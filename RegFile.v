==> flow/design.v <==
module DFF( input D ,input D1 ,output reg Q, input Write,input Write1, input Clk);
	always@(negedge Clk) 
	begin
	if(Write)
		begin
		Q=D;
		end
	else if(Write1)
		begin
		Q=D1;
		end
	else
		Q=Q;
	end
endmodule
module Decoder3to8(DestReg, DecOut);
	input [2:0] DestReg;
	output reg [7:0] DecOut;
	always@(DestReg)
	casex(DestReg)
		3'b000: DecOut=8'b00000001;
		3'b001: DecOut=8'b00000010;
		3'b010: DecOut=8'b00000100;
		3'b011: DecOut=8'b00001000;
		3'b100: DecOut=8'b00010000;
		3'b101: DecOut=8'b00100000;
		3'b110: DecOut=8'b01000000;
		3'b111: DecOut=8'b10000000;
	endcase
endmodule
module Mux8to1(reg_Out1,reg_Out2,reg_Out3,reg_Out4,reg_Out5,reg_Out6,reg_Out7,reg_Out8,Bus,Src);
	input[15:0]reg_Out1,reg_Out2,reg_Out3,reg_Out4,reg_Out5,reg_Out6,reg_Out7,reg_Out8;
	input[2:0]Src;
	output reg [15:0]Bus;
	always@(reg_Out1,reg_Out2,reg_Out3,reg_Out4,reg_Out5,reg_Out6,reg_Out7,reg_Out8 ,Src)
	begin
	case(Src)
		3'b000:Bus=reg_Out1;
		3'b001:Bus=reg_Out2;
		3'b010:Bus=reg_Out3;
		3'b011:Bus=reg_Out4;
		3'b100:Bus=reg_Out5;
		3'b101:Bus=reg_Out6;
		3'b110:Bus=reg_Out7;
		3'b111:Bus=reg_Out8;
	endcase
	end
endmodule
module RegFile(SrcA, SrcB,SrcC, DestReg, WriteData,WriteData1, OutBusA, OutBusB,OutBusC,reg_Write,reg_Write1, Clk);
	input [2:0]SrcA, SrcB,SrcC, DestReg;
	input Clk,reg_Write,reg_Write1;
	input [15:0]WriteData,WriteData1;
	output[15:0]OutBusA, OutBusB,OutBusC;
	wire [7:0]DecOut,DecOut1,Array,Array1;
	wire [15:0]out_Reg1,out_Reg2,out_Reg3,out_Reg4,out_Reg5,out_Reg6,out_Reg7,out_Reg8;
	wire [2:0]out;
		Register R1(16'd1,WriteData1,out_Reg1,1,0,Clk);
		Register R2(16'd3,WriteData1,out_Reg2,1,0,Clk);
		Register R3(16'd4,WriteData1,out_Reg3,1,0,Clk);
		Register R4(16'd15,WriteData1,out_Reg4,1,0,Clk);
		Register R5(WriteData,WriteData1,out_Reg5,Array[4],Array1[4],Clk);
		Register R6(WriteData,WriteData1,out_Reg6,Array[5],Array1[5],Clk);
		Register R7(WriteData,WriteData1,out_Reg7,Array[6],Array1[6],Clk);
		Register R8(WriteData,WriteData1,out_Reg8,Array[7],Array1[7],Clk);
		Decoder3to8 dec(DestReg,DecOut);
		Decoder3to8 dec1(SrcA,DecOut1);
		and (Array1[0],DecOut1[0],reg_Write1);
		and (Array1[1],DecOut1[1],reg_Write1);
		and (Array1[2],DecOut1[2],reg_Write1);
		and (Array1[3],DecOut1[3],reg_Write1);
		and (Array1[4],DecOut1[4],reg_Write1);
		and (Array1[5],DecOut1[5],reg_Write1);
		and (Array1[6],DecOut1[6],reg_Write1);
		and (Array1[7],DecOut1[7],reg_Write1);
		and (Array[0],DecOut[0],reg_Write);
		and (Array[1],DecOut[1],reg_Write);
		and (Array[2],DecOut[2],reg_Write);
		and (Array[3],DecOut[3],reg_Write);
		and (Array[4],DecOut[4],reg_Write);
		and (Array[5],DecOut[5],reg_Write);
		and (Array[6],DecOut[6],reg_Write);
		and (Array[7],DecOut[7],reg_Write);
		Mux8to1 m(out_Reg1,out_Reg2,out_Reg3,out_Reg4,out_Reg5,out_Reg6,out_Reg7,out_Reg8,OutBusA,SrcA);
		Mux8to1 m1(out_Reg1,out_Reg2,out_Reg3,out_Reg4,out_Reg5,out_Reg6,out_Reg7,out_Reg8,OutBusB,SrcB);
		Mux8to1 m2(out_Reg1,out_Reg2,out_Reg3,out_Reg4,out_Reg5,out_Reg6,out_Reg7,out_Reg8,OutBusC,SrcC);
endmodule
module Register(input[15:0] in_Reg,input[15:0] in_Reg1, output [15:0] out_Reg, input reg_Write,input reg_Write1, input Clk);
	DFF D0(in_Reg[0],in_Reg1[0],out_Reg[0],reg_Write,reg_Write1,Clk);
	DFF D1(in_Reg[1],in_Reg1[1],out_Reg[1],reg_Write,reg_Write1,Clk);
	DFF D2(in_Reg[2],in_Reg1[2],out_Reg[2],reg_Write,reg_Write1,Clk);
	DFF D3(in_Reg[3],in_Reg1[3],out_Reg[3],reg_Write,reg_Write1,Clk);
	DFF D4(in_Reg[4],in_Reg1[4],out_Reg[4],reg_Write,reg_Write1,Clk);
	DFF D5(in_Reg[5],in_Reg1[5],out_Reg[5],reg_Write,reg_Write1,Clk);
	DFF D6(in_Reg[6],in_Reg1[6],out_Reg[6],reg_Write,reg_Write1,Clk);
	DFF D7(in_Reg[7],in_Reg1[7],out_Reg[7],reg_Write,reg_Write1,Clk);
	DFF D8(in_Reg[8],in_Reg1[8],out_Reg[8],reg_Write,reg_Write1,Clk);
	DFF D9(in_Reg[9],in_Reg1[9],out_Reg[9],reg_Write,reg_Write1,Clk);
	DFF D10(in_Reg[10],in_Reg1[10],out_Reg[10],reg_Write,reg_Write1,Clk);
	DFF D11(in_Reg[11],in_Reg1[11],out_Reg[11],reg_Write,reg_Write1,Clk);
	DFF D12(in_Reg[12],in_Reg1[12],out_Reg[12],reg_Write,reg_Write1,Clk);
	DFF D13(in_Reg[13],in_Reg1[13],out_Reg[13],reg_Write,reg_Write1,Clk);
	DFF D14(in_Reg[14],in_Reg1[14],out_Reg[14],reg_Write,reg_Write1,Clk);
	DFF D15(in_Reg[15],in_Reg1[15],out_Reg[15],reg_Write,reg_Write1,Clk);
endmodule
# --- Tool chain data of RegFile ---
# The steps from the RTL of RegFile to its reports follow in flow order.
# Lines are those of the file above, counted from 1.
# Operators: Yosys type, input widths -> output width; for muxes data width and select width s.
# Cell names lack the library's common part.
design:
  design: "RegFile"
  clock_port: "Clk"
  cell_library: "sky130hd"
  lib_corner: "tt_025C_1v80"

# --- Word level ---
# Yosys after proc, flatten, opt, wreduce and memory -nomap, before mapping. Memory bits, and registers merged into a memory's read port (data or address), are not among the register bits. Print and check cells are not counted. Equal cells are merged and count once.
# Yosys's memory passes give these memory sizes; they may raise the number of words (mostly to a power of two), join words into wider ones and drop unused or constant bits.
op_classes:
  n_addsub: 0
  n_mul: 0
  div_mod_pow: 0
  cmp: 0
  equal: 21
  n_shift: 0
  muxes: 131
  n_logic: 8
  reduce_and_logical: 7
op_table:
  columns: ["cell", "n"]
  rows:
  - ["$pmux 16 s8", 3]
  - ["$mux 1", 128]
  - ["$eq 3x3->1 const B", 12]
  - ["$eq 3x2->1 const B", 6]
  - ["$eq 3x1->1 const B", 3]
  - ["$logic_not 3->1", 3]
  - ["$and 1x1->1", 8]
  - ["$reduce_bool 2->1", 4]
bits:
  regBits: 64
  latch_bits: 0
  ram_bits: 0
  rom_bits: 128
  clocked_rd_ports_x_width: 0
  n_memories: 2
  in_bits: 47
  out_inout_bits: 48
memory_table:
  columns: ["name", "words", "word_bits", "rd", "write_ports", "line_no", "text"]
  rows:
  - ["(no name shown)", 8, 8, 1, 0, 20, "casex(DestReg)"]
  - ["(no name shown)", 8, 8, 1, 0, 20, null]

# --- Logic depth ---
# Depth = most cells in a row (Yosys ltp): at word level without a register or memory, in the mapped netlist without a sequential cell, where the memories' decode and read muxes count.
depth:
  ltp_word: 3
  ABC_AREA: 0
  depth_mapped: 5
  depth_no_buf: 3

# --- Synthesis result ---
# Yosys stat after the flow's synthesis: flattened, memories mapped to cells. It holds for the ABC_AREA given above (unset counts as 0); a run with the other value may have another netlist.
mapped:
  mapped_cells: 298
  area_mm2: 0.0043504
  seq_area_mm2: 0.0019218
  flip_flops: 64
  buffers: 21
by_type:
  columns: ["type", "n", "area_total_um2"]
  rows:
  - ["edfxtp_1", 64, 1.92E+03]
  - ["mux2_2", 72, 810.778]
  - ["mux4_2", 36, 810.778]
  - ["and2_1", 36, 225.216]
  - ["mux2i_1", 7, 70.067]
  - ["a21oi_1", 10, 50.048]
  - ["buf_2", 9, 45.043]
  - ["o21ai_0", 8, 40.038]
  - ["buf_6", 3, 33.782]
  - ["nand2b_1", 5, 31.28]
  - ["o22ai_1", 5, 31.28]
  - ["buf_4", 4, 30.029]
  - ["nand3b_1", 4, 30.029]
  - ["nand4b_2", 2, 30.029]
  - ["nand2_1", 7, 26.275]
  - ["o2bb2ai_1", 3, 26.275]
  - ["inv_1", 6, 22.522]
  - ["nor3_4", 1, 16.266]
# Not listed: further types 11, cells in them 16.
# The figures by module come from a second, unflattened synthesis with its own total; it is not the netlist above.
unflattened:
  hier_cells: 1069
  area_unflattened_mm2: 0.0105789
# Rows give one instance, submodules left out.
by_module:
  columns: ["mod", "n_inst", "n_cells", "area_mm2"]
  rows:
  - ["DFF", 128, 4, 0.0000551]
  - ["Mux8to1", 3, 177, 0.0011148]
  - ["Decoder3to8", 2, 8, 0.0000651]
  - ["RegFile", 1, 10, 0.0000576]
  - ["Register", 8, 0, 0]

Design RegFile on sky130hd. What follows are 2 stored runs of the flow, each under its own settings; their order means nothing. The constraints put input and output delay at 20% of the set period each and load the outputs with 0.01 pF.
By "totalPower_w" is meant OpenSTA's value without simulated activity: inputs other than the clock are taken to toggle once in ten clock periods, and the tool carries that through the logic.

--- stored run 1 ---
==> flow/run.sh <==
#!/bin/bash
# the make line also repeats the synthesis and layout settings of config.mk as NAME=value (left out here)
make -C /OpenROAD-flow-scripts/flow DESIGN_CONFIG=/design/flow/config.mk WORK_HOME=/design/flow/orfs CLKGATE_MAP_FILE= finish
==> flow/config.mk <==
export PLATFORM = sky130hd
export DESIGN_NAME = RegFile
export DESIGN_NICKNAME = RegFile
export VERILOG_FILES = /design/flow/design.v
export SDC_FILE = /design/flow/constraint.sdc
export NUM_CORES = 4
export LEC_CHECK = 0
export CAP_MARGIN = 15
export CORE_ASPECT_RATIO = 1.58
export CORE_MARGIN = 2
export CORE_UTILIZATION = 43
export GPL_ROUTABILITY_DRIVEN = 0
export GPL_TIMING_DRIVEN = 0
export MAX_ROUTING_LAYER = met4
export SETUP_SLACK_MARGIN = 1.61
export SLEW_MARGIN = 20
export TNS_END_PERCENT = 70
==> flow/constraint.sdc <==
create_clock -name core_clock -period 5.45 [get_ports {Clk}]
set_input_delay 1.0900 -clock core_clock [delete_from_list [all_inputs] [get_ports {Clk}]]
set_output_delay 1.0900 -clock core_clock [all_outputs]
set_load 0.01 [all_outputs]

==> results, as YAML <==
results:
  totalPower_w: 0.001884
  worst_setup_slack_ps: -76
  post_synth_area_mm2: 0.0043504
  die_footprint_mm2: 0.0109587
  finish.stdcell_area_mm2: 0.0073796
  fin_util_pct: 74.1
  final_hold_ws_ps: 2707
  setup_tns_ps: -271

--- stored run 2 ---
==> flow/run.sh <==
#!/bin/bash
# the make line also repeats the synthesis and layout settings of config.mk as NAME=value (left out here)
make -C /OpenROAD-flow-scripts/flow DESIGN_CONFIG=/design/flow/config.mk WORK_HOME=/design/flow/orfs CLKGATE_MAP_FILE= finish
==> flow/config.mk <==
export PLATFORM = sky130hd
export DESIGN_NAME = RegFile
export DESIGN_NICKNAME = RegFile
export VERILOG_FILES = /design/flow/design.v
export SDC_FILE = /design/flow/constraint.sdc
export NUM_CORES = 4
export LEC_CHECK = 0
export CAP_MARGIN = 20
export CELL_PAD_IN_SITES_GLOBAL_PLACEMENT = 2
export CORE_ASPECT_RATIO = 1.32
export CORE_MARGIN = 2
export CORE_UTILIZATION = 24
export MAX_ROUTING_LAYER = met5
export PLACE_DENSITY_LB_ADDON = 0.16
export SETUP_SLACK_MARGIN = 2.52
export SLEW_MARGIN = 20
==> flow/constraint.sdc <==
create_clock -name core_clock -period 11.7 [get_ports {Clk}]
set_input_delay 2.3400 -clock core_clock [delete_from_list [all_inputs] [get_ports {Clk}]]
set_output_delay 2.3400 -clock core_clock [all_outputs]
set_load 0.01 [all_outputs]

==> results, as YAML <==
results:
  totalPower_w: 0.0008117
  worst_setup_slack_ps: 1831
  post_synth_area_mm2: 0.0043504
  die_footprint_mm2: 0.0192302
  finish.stdcell_area_mm2: 0.0066964
  fin_util_pct: 37.6
  final_hold_ws_ps: 5212
  setup_tns_ps: 0
